==> flow/design.v <==
module ControlInterface (
input clk,
input reset,
input start_rdsr,
input start_rdcr,
input start_wrcr,
output logic [31:0] rd_data,
input [31:0] wr_data,
output logic Addr,
output logic Read,
input [31:0] ReadData,
output logic Write,
output logic [31:0] WriteData,
output logic done
);
always_ff @ (posedge clk, posedge reset)
	if (reset) Addr <= 1'b0;
	else if (start_rdsr) Addr <= 1'b0;
	else if (start_rdcr | start_wrcr) Addr <= 1'b1;
always_ff @ (posedge clk, posedge reset)
	if (reset) Read <= 1'b0;
	else if (start_rdsr | start_rdcr) Read <= 1'b1;
	else Read <= 1'b0;
always_ff @ (posedge clk, posedge reset)
	if (reset) Write <= 1'b0;
	else if (start_wrcr) Write <= 1'b1;
	else Write <= 1'b0;
logic latch_read;	
always_ff @ (posedge clk, posedge reset)	
	if (reset) latch_read <= 1'b0;
	else latch_read <= Read;
always_ff @ (negedge clk, posedge reset)
	if (reset) rd_data <= '0;
	else if (latch_read) rd_data <= ReadData;
always_ff @ (posedge clk, posedge reset)	
	if (reset) WriteData <= '0;
	else if (start_wrcr) WriteData <= wr_data;	
always_ff @ (posedge clk, posedge reset)	
	if (reset) done <= 1'b0;
	else if (start_rdsr | start_rdcr | start_wrcr) done <= 1'b0;
	else if (latch_read) done <= 1'b1;
	else done <= 1'b0;
endmodule
module DataInterface (
input clk,
input reset,
input start_addr,
input start_wrdata,
input start_rddata,
input [23:0] rw_addr,
output logic [31:0] rd_data,
input [31:0] wr_data,
output logic [16:0] Addr,
output logic Read,
output logic Write,
input [31:0] ReadData,
output [31:0] WriteData,
input WaitRequest,
input ReadDataValid,
output [3:0] BurstCount,
output done
);
wire done_read, done_write;
wire incr_addr;
assign incr_addr = (done_read | done_write);
always_ff @ (posedge clk, posedge reset)
	if (reset) Addr <= '0;
	else if (start_addr) Addr <= rw_addr[16:0];
	else if (incr_addr) Addr <= Addr + 1'b1;
always_ff @ (posedge clk, posedge reset)	
	if (reset) Read <= 1'b0;
	else Read <= start_rddata;
always_ff @ (negedge clk, posedge reset)
  if (reset) rd_data <= '0;
  else if (ReadDataValid) rd_data <= ReadData;
logic read_buf;
always_ff @ (posedge clk, posedge reset)
  if (reset) read_buf <= 1'b0;
  else read_buf <= ReadDataValid;
assign done_read = (read_buf)&(!ReadDataValid);   
always_ff @ (posedge clk, posedge reset)
	if (reset) Write <= 1'b0;
	else if (start_wrdata) Write <= 1'b1;
	else if (!WaitRequest) Write <= 1'b0;
assign WriteData = (Write) ? wr_data : '0;
logic write_buf;
always_ff @ (posedge clk, posedge reset)
	if (reset) write_buf <= 1'b0;
	else write_buf <= Write;
assign done_write = (write_buf)&(!Write);
assign done = done_read | done_write;  
assign BurstCount = 4'd1;    
endmodule
`timescale 1ns/1ns;
function automatic int clogb2 (input int number);
    int calc;
    begin
      for (int i = 0; 2**i < number; i++)
        calc = i + 1;
        clogb2 = (number == 0) ? 0 :
                  (number == 1) ? 1 : calc;
    end
endfunction
function automatic [7:0] funcReverse8bit (input [7:0] in_word);
  int i;
  begin
    for (i=0; i<8; i=i+1)
      funcReverse8bit[i] = in_word[7-i];
  end
endfunction
function automatic [31:0] funcReverse32bit (input [31:0] in_word);
  int i;
  begin
    for (i=0; i<32; i=i+1)
      funcReverse32bit[i] = in_word[31-i];
  end
endfunction
module FlashControl
(
	input clk,
	input reset,
	input start_rdsr,
	input start_rdcr,
	input start_wrcr,
	output [31:0] rd_data_csr,
	input [31:0] wr_data_csr,
	output done_csr,
	input start_rddata,
	input start_wrdata,
	input start_addr,
	input [23:0] rw_addr_data,
	output [31:0] rd_data_data,
	input [31:0] wr_data_data,
	output done_data,
	output Addr_Csr,
	output Read_Csr,
	output Write_Csr,
	input [31:0] ReadData_Csr,
	output [31:0] WriteData_Csr,
	output [16:0] Addr_Data,
	output Read_Data,
	input [31:0] ReadData_Data,
	output Write_Data,
	output [31:0] WriteData_Data,
	input WaitRequest,
	input ReadDataValid,
	output [3:0] BurstCount	
);
ControlInterface ControlInterface(
  .clk (clk), .reset (reset),
  .start_rdsr (start_rdsr),
  .start_rdcr (start_rdcr),
  .start_wrcr (start_wrcr),  
  .rd_data (rd_data_csr),
  .wr_data (wr_data_csr),
  .Addr (Addr_Csr),
  .Read (Read_Csr),
  .ReadData (ReadData_Csr),
  .Write (Write_Csr),
  .WriteData (WriteData_Csr),
  .done (done_csr)
);
DataInterface DataInterface(
  .clk (clk), .reset (reset),
  .start_wrdata (start_wrdata),
  .start_rddata (start_rddata), 
  .start_addr (start_addr),
  .rw_addr (rw_addr_data),
  .rd_data (rd_data_data),
  .wr_data (wr_data_data),
  .Addr (Addr_Data),
  .Read (Read_Data),
  .ReadData (ReadData_Data),
  .Write (Write_Data),
  .WriteData (WriteData_Data),
  .WaitRequest (WaitRequest),
  .ReadDataValid (ReadDataValid),
  .BurstCount (BurstCount),
  .done (done_data)
);
endmodule
From RTL to reports: FlashControl --
The steps from the RTL of FlashControl to its reports follow in flow order. Line numbers count from 1 in the design file above. Operators: Yosys type, input widths -> output width; for muxes data width and select width s. A cell with -- has no value.
Design: top FlashControl, clock input clk, standard-cell library sky130hd, corner tt_025C_1v80

Word-level counts --
Yosys after proc, flatten, opt, wreduce and memory -nomap, before mapping. Memory bits, and registers merged into a memory's read port (data or address), are not among the register bits. Print and check cells are not counted. Equal cells are merged and count once.
Storage and ports: bits in registers 122
Cells by class: $add $sub $neg 1, bitwise gates (word level) 6, equality and inequality tests 1, muxes and demuxes 11, reduce/logical cells 4
Operators by type and width (number):
- $mux 17 | 2
- $mux 32 | 1
- $add 17x1->17 const B | 1
- $mux 1 | 8
- $or 1x1->1 | 4
- $reduce_bool 2->1 | 2
- $and 1x1->1 | 2
- $logic_not 1->1 | 2
- $ne 2x2->1 const B | 1

Longest topological paths --
Depth = most cells in a row (Yosys ltp): at word level without a register or memory, in the mapped netlist without a sequential cell, where the memories' decode and read muxes count.
Depth: depth in word-level cells 5, ABC_AREA 0, depth in mapped cells 5, mapped depth without buffers 5

Mapped cells and area --
Yosys stat after the flow's synthesis: flattened, memories mapped to cells. It holds for the ABC_AREA given above (unset counts as 0); a run with the other value may have another netlist.
Cell types:
- sky130_fd_sc_hd__dfrtn_1 | number 64, area in all 1.6E+03 µm²
- sky130_fd_sc_hd__dfrtp_1 | number 58, area in all 1.45E+03 µm²
- sky130_fd_sc_hd__mux2_2 | number 96, area in all 1.08E+03 µm²
- sky130_fd_sc_hd__and2_1 | number 33, area in all 206.448 µm²
- sky130_fd_sc_hd__o21ai_0 | number 13, area in all 65.062 µm²
- sky130_fd_sc_hd__nand2_1 | number 16, area in all 60.058 µm²
- sky130_fd_sc_hd__clkbuf_1 | number 14, area in all 52.55 µm²
- sky130_fd_sc_hd__xor2_1 | number 6, area in all 52.55 µm²
- sky130_fd_sc_hd__a2111oi_0 | number 4, area in all 35.034 µm²
- sky130_fd_sc_hd__xnor2_1 | number 4, area in all 35.034 µm²
- sky130_fd_sc_hd__buf_4 | number 4, area in all 30.029 µm²
- sky130_fd_sc_hd__and4_1 | number 3, area in all 26.275 µm²
- sky130_fd_sc_hd__o2111ai_1 | number 3, area in all 26.275 µm²
- sky130_fd_sc_hd__o31a_1 | number 3, area in all 26.275 µm²
- sky130_fd_sc_hd__and3_1 | number 4, area in all 25.024 µm²
- sky130_fd_sc_hd__nand2b_1 | number 4, area in all 25.024 µm²
- sky130_fd_sc_hd__nor2b_1 | number 4, area in all 25.024 µm²
- sky130_fd_sc_hd__o211ai_1 | number 3, area in all 22.522 µm²
Not listed: further types 22, cells in them 39.
Synthesis totals: sequential part of the area 3052.9 µm², synthesis area 5087.4 µm², cells in the netlist 375, flip-flops 122
By module: a second synthesis without flattening, with its own total; a netlist apart from the flattened one above.
Second synthesis, totals: cells (unflattened synthesis) 378, area total of the unflattened synthesis 5422.7 µm²
Rows give one instance, submodules left out.
Modules:
- ControlInterface | seq. area 1726.7 µm², times used 1, cells 146, area 2825.2 µm²
- DataInterface | seq. area 1326.3 µm², times used 1, cells 232, area 2597.5 µm²
- FlashControl | seq. area 0.0 µm², times used 1, cells 0, area 0.0 µm²

Appendix: measured runs

Record of 2 stored runs of the RTL-to-layout flow on FlashControl, platform sky130hd. The runs are unordered. Constraints: input delay and output delay 20% of the set period each, output load 0.01 pF.
"power consumption" is the tool's figure for a default switching activity; nothing was simulated.

[flow run 1] flow files
==> flow/run.sh <==
#!/bin/bash
# the make line also repeats the synthesis and layout settings of config.mk as NAME=value (left out here)
make -C /OpenROAD-flow-scripts/flow DESIGN_CONFIG=/design/flow/config.mk WORK_HOME=/design/flow/orfs CLKGATE_MAP_FILE= finish
==> flow/config.mk <==
export PLATFORM = sky130hd
export DESIGN_NAME = FlashControl
export DESIGN_NICKNAME = FlashControl
export VERILOG_FILES = /design/flow/design.v
export SDC_FILE = /design/flow/constraint.sdc
export NUM_CORES = 4
export LEC_CHECK = 0
export CAP_MARGIN = 15
export CELL_PAD_IN_SITES_GLOBAL_PLACEMENT = 2
export CORE_MARGIN = 2
export CORE_UTILIZATION = 22
export CTS_CLUSTER_SIZE = 29
export GPL_ROUTABILITY_DRIVEN = 0
export GPL_TIMING_DRIVEN = 1
export MAX_ROUTING_LAYER = met4
export MIN_ROUTING_LAYER = met2
export PLACE_DENSITY_LB_ADDON = 0.16
export SETUP_SLACK_MARGIN = 0.77
export SLEW_MARGIN = 35
==> flow/constraint.sdc <==
create_clock -name core_clock -period 2.57 [get_ports {clk}]
set_input_delay 0.5140 -clock core_clock [delete_from_list [all_inputs] [get_ports {clk}]]
set_output_delay 0.5140 -clock core_clock [all_outputs]
set_load 0.01 [all_outputs]

[flow run 1] result: setup slack of the worst path -0.181 ns; die outline area 24356.3 µm²; utilization in the final report 47.4%; sum of negative setup slack -10.375 ns; standard-cell area after routing 10734.0 µm²; power consumption 6149 uW; chip area after synthesis (Yosys) 5087.4 µm²

[flow run 2] flow files
==> flow/run.sh <==
#!/bin/bash
# the make line also repeats the synthesis and layout settings of config.mk as NAME=value (left out here)
make -C /OpenROAD-flow-scripts/flow DESIGN_CONFIG=/design/flow/config.mk WORK_HOME=/design/flow/orfs CLKGATE_MAP_FILE= finish
==> flow/config.mk <==
export PLATFORM = sky130hd
export DESIGN_NAME = FlashControl
export DESIGN_NICKNAME = FlashControl
export VERILOG_FILES = /design/flow/design.v
export SDC_FILE = /design/flow/constraint.sdc
export NUM_CORES = 4
export LEC_CHECK = 0
export ABC_AREA = 1
export CAP_MARGIN = 15
export CELL_PAD_IN_SITES_DETAIL_PLACEMENT = 1
export CELL_PAD_IN_SITES_GLOBAL_PLACEMENT = 3
export CORE_MARGIN = 2
export CORE_UTILIZATION = 50
export CTS_CLUSTER_SIZE = 42
export GPL_ROUTABILITY_DRIVEN = 1
export HOLD_SLACK_MARGIN = 0.21
export MAX_ROUTING_LAYER = met4
export MIN_ROUTING_LAYER = met1
export SETUP_SLACK_MARGIN = -0.0
export SLEW_MARGIN = 20
export TNS_END_PERCENT = 85
==> flow/constraint.sdc <==
create_clock -name core_clock -period 2.54 [get_ports {clk}]
set_input_delay 0.5080 -clock core_clock [delete_from_list [all_inputs] [get_ports {clk}]]
set_output_delay 0.5080 -clock core_clock [all_outputs]
set_load 0.01 [all_outputs]

[flow run 2] result: no results, placement failed with GPL-0301
